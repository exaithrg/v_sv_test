==> flow/design.v <==
`timescale 1ns/1ps
module NowCode_VL4(
    input [7:0]d ,
    input clk,
    input rst,
    output reg input_grant,
    output reg [10:0]out
);
reg [1:0] cnt;
reg [7:0] dbk;
always @(posedge clk, negedge rst) begin
    if(!rst) cnt <= #0.1 2'b0;
    else cnt <= #0.1 cnt + 1'b1;
end
always @(posedge clk, negedge rst) begin
    if(!rst) dbk <= #0.1 8'b0;
    else if(cnt == 2'b0) dbk <= #0.1 d;
end
always @(posedge clk, negedge rst) begin
    if(!rst) input_grant <= #0.1 1'b0;
    else if(cnt == 2'b0) input_grant <= #0.1 1'b1;
    else input_grant <= #0.1 1'b0;
end
always @(posedge clk, negedge rst) begin
    if(!rst) out <= #0.1 11'b0;
    else begin
        case(cnt)
        0: out <= #0.1 d;
        1: out <= #0.1 dbk * 3;
        2: out <= #0.1 dbk * 7;
        3: out <= #0.1 dbk << 3;
        endcase
    end
end
endmodule
* Step by step through the tools: NowCode_VL4
What the tools print for NowCode_VL4, step after step.
Lines are those of the file above, counted from 1.
Operators carry their Yosys type and port widths (W data, S select, Z words).
Cell names lack the library's common part.
The mark n/a stands for no value.
- Top module :: NowCode_VL4
- Clock input :: clk
- Standard-cell library :: sky130hd
- Corner :: tt_025C_1v80

* Word level
Counts by Yosys on the flattened word-level netlist (proc, flatten, opt, wreduce; memories kept). Register bits leave out memories and registers merged into their read ports (data or address); mux counts leave out enables and synchronous resets folded into registers. Print and check cells are left out. Cells with the same type and inputs are merged into one.
- Flip-flop bits (word level) :: 22
- Bits of input ports :: 10
- Output and inout port bits :: 12
- Cells after elaboration :: 13
- Add/subtract/negate cells :: 1
- Multiply operators :: 2
- Equal/unequal tests :: 3
- Muxes and demuxes :: 2
- Reductions and logical operators :: 1
** Operator list (number)
- $pmux W11 S4 :: 1
- $mul A8 B3 Y11 const B :: 1
- $mul A8 B2 Y10 const B :: 1
- $eq A2 B2 Y1 const B :: 2
- $add A2 B1 Y2 const B :: 1
- $eq A2 B1 Y1 const B :: 1
- $logic_not A2 Y1 :: 1
- $mux W1 :: 1

* Depth
Longest topological path by Yosys (ltp), each cell counted once; first at word level (registers and memories cut), then after technology mapping (sequential cells cut; the memories' decode and read muxes count).
- Word-level depth :: 2
- ABC_AREA :: 0
- Depth in mapped cells :: 8
- Mapped depth without buffers :: 8

* Netlist
Source: synth_stat.txt of the flow (Yosys; design flattened, memories mapped). It holds for the ABC_AREA given above (unset counts as 0); a run with the other value may have another netlist.
Totals and module areas in this step are rounded.
** Cell types (number)
- dfrtp_1 :: 22
- ha_1 :: 21
- fa_1 :: 9
- o21ai_0 :: 13
- a21oi_1 :: 10
- inv_1 :: 12
- nand2_1 :: 12
- nor2_1 :: 10
- nand3_1 :: 7
- mux2_2 :: 3
- o2111ai_1 :: 3
- clkbuf_1 :: 6
- nand3b_1 :: 3
- a222oi_1 :: 2
- and4b_1 :: 2
- and3_1 :: 3
- a2111oi_0 :: 2
- a221oi_1 :: 2
Not listed: further types 23, cells in them 33.
- Cells in the netlist :: 175
- Cell area after synthesis :: 1700 um^2
- Sequential area :: 550 um^2
- Flip-flop cells :: 22

* Worst setup path after synthesis
Path of least setup slack by OpenSTA after synthesis, without wires, with an ideal clock, recovery checks aside; 20% of the period is set as input and as output delay. Where synthesis merged equal registers, the netlist keeps one of their names.
- Path type :: register -> register
- From :: register dbk[2]
- To :: register out[6]
- Clock period :: 3.21 ns
- Arrival :: 2.617 ns
- Path slack :: 0.467 ns
- Path delay :: 2.743 ns
- Stages :: 9
- Path buffers :: 0
- Synthesis period reached :: 2.743 ns
"path delay" = arrival - input delay + setup time.
"stages" counts driving pins, that of a launching flip-flop among them; a cell with two outputs on the path counts twice.
"synthesis period reached" is the clock period less the worst setup slack; recovery checks do not enter. This is arithmetic on one report: input and output delays are still those of the set period (20% each).
Between the ends stands the longest chain of elaborated cells between them, by number of cells; it is not shown to be the way that was timed. Of several equally long chains one is given.
A line is the first line of the expression or statement that the cell stems from. Yosys adds cells for indexed reads and writes and turns some case tables into memories.
A register here has more assigning lines than the two given.
- Cell sequence :: dfrtp_1 fa_1 ha_1 fa_1 a21o_1 a211oi_1 a21oi_1 a221o_1 o32a_1
- Length of the longest elaborated chain :: 2
- Elaborated cells on any way between the ends :: 3
- Source lines of those cells :: 3
- Those cells by class :: 2 x mul; 1 x mux
** Ends and longest elaborated chain, post-synthesis
- from (decl) :: line 10 : reg [7:0] dbk;
- from (assign) :: line 16 : if(!rst) dbk <= #0.1 8'b0;
- from (assign) :: line 17 : else if(cnt == 2'b0) dbk <= #0.1 d;
- $mul A8 B3 Y11 :: line 30 : 2: out <= #0.1 dbk * 7;
- $pmux W11 S4 :: line 27 : case(cnt)
- to (assign) :: line 25 : if(!rst) out <= #0.1 11'b0;
- to (assign) :: line 28 : 0: out <= #0.1 d;
- to (decl) :: line 7 : output reg [10:0]out

* Timing after layout
Path of least setup slack in the final report of flow run A (OpenROAD, finished layout, wires in). Where an end is a register, its clock arrival counts in the times.
- Path type :: register -> register
- From :: register dbk[2]
- To :: register out[8]
- Clock period :: 2.34 ns
- Arrival :: 2.79 ns
- Path slack :: -0.30 ns
- Stages :: 10
- Path buffers :: 2
Between the ends stands the longest chain of elaborated cells between them, by number of cells; it is not shown to be the way that was timed. Of several equally long chains one is given.
A register here has more assigning lines than the two given.
- Cell sequence :: dfrtp_2 buf_4 fa_1 ha_1 a211o_1 a21oi_2 nor2_1 o31ai_1 buf_4 nand3_2
- Length of the longest elaborated chain :: 2
- Elaborated cells on any way between the ends :: 3
- Source lines of those cells :: 3
- Those cells by class :: 2 x mul; 1 x mux
** Ends and longest elaborated chain, after layout
- from (decl) :: line 10 : reg [7:0] dbk;
- from (assign) :: line 16 : if(!rst) dbk <= #0.1 8'b0;
- from (assign) :: line 17 : else if(cnt == 2'b0) dbk <= #0.1 d;
- $mul A8 B3 Y11 :: line 30 : 2: out <= #0.1 dbk * 7;
- $pmux W11 S4 :: line 27 : case(cnt)
- to (assign) :: line 25 : if(!rst) out <= #0.1 11'b0;
- to (assign) :: line 28 : 0: out <= #0.1 d;
- to (decl) :: line 7 : output reg [10:0]out

Data sheet: physical implementation of NowCode_VL4

Top module NowCode_VL4; platform sky130hd; tools Yosys and OpenROAD; 2 stored runs in no particular order. Input and output delays are each 20% of the period that was set; the output load is 0.01 pF.
"clock period achieved" = clock period - worst setup slack. The figure is calculated, with input and output delays left at 20% of the set period.
"time used up by the worst setup path": the worst setup path's part of the clock period (all of it between registers, 20% less for each end at a port) less its slack. A launch clock that arrives late makes it longer, a capture clock that arrives late makes it shorter.
"power" is the tool's figure for a default switching activity; nothing was simulated.
Values from the reports are rounded here.

** Flow run A
- Settings :: period_ns=2.34; CORE_UTILIZATION=49; CORE_ASPECT_RATIO=0.59; CELL_PAD_IN_SITES_GLOBAL_PLACEMENT=2; CTS_CLUSTER_DIAMETER=267; MIN_ROUTING_LAYER=met1; CAP_MARGIN=20; CORE_MARGIN=2; SLEW_MARGIN=20
- Cell area after synthesis :: 1700 um^2
- Area inside the die boundary :: 4000 um^2
- Area of the standard cells in the finished layout :: 2400 um^2
- Utilization after layout :: 71 %
- Worst slack on setup checks :: -0.30 ns
- Final setup TNS :: -1.5 ns
- Power :: 1200 µW
- Clock period achieved :: 2.637 ns
- Time used up by the worst setup path :: 2.64 ns
- Class of the worst setup path :: register -> register

** Flow run B
- Settings :: period_ns=3.97; CAP_MARGIN=20; CORE_MARGIN=2; CORE_UTILIZATION=40; SLEW_MARGIN=20
- Cell area after synthesis :: 1700 um^2
- Area inside the die boundary :: 4900 um^2
- Area of the standard cells in the finished layout :: 2000 um^2
- Utilization after layout :: 49 %
- Worst slack on setup checks :: 1.0 ns
- Final setup TNS :: 0.000 ns
- Power :: 570 µW
- Clock period achieved :: 2.969 ns
- Time used up by the worst setup path :: 2.97 ns
- Class of the worst setup path :: register -> register
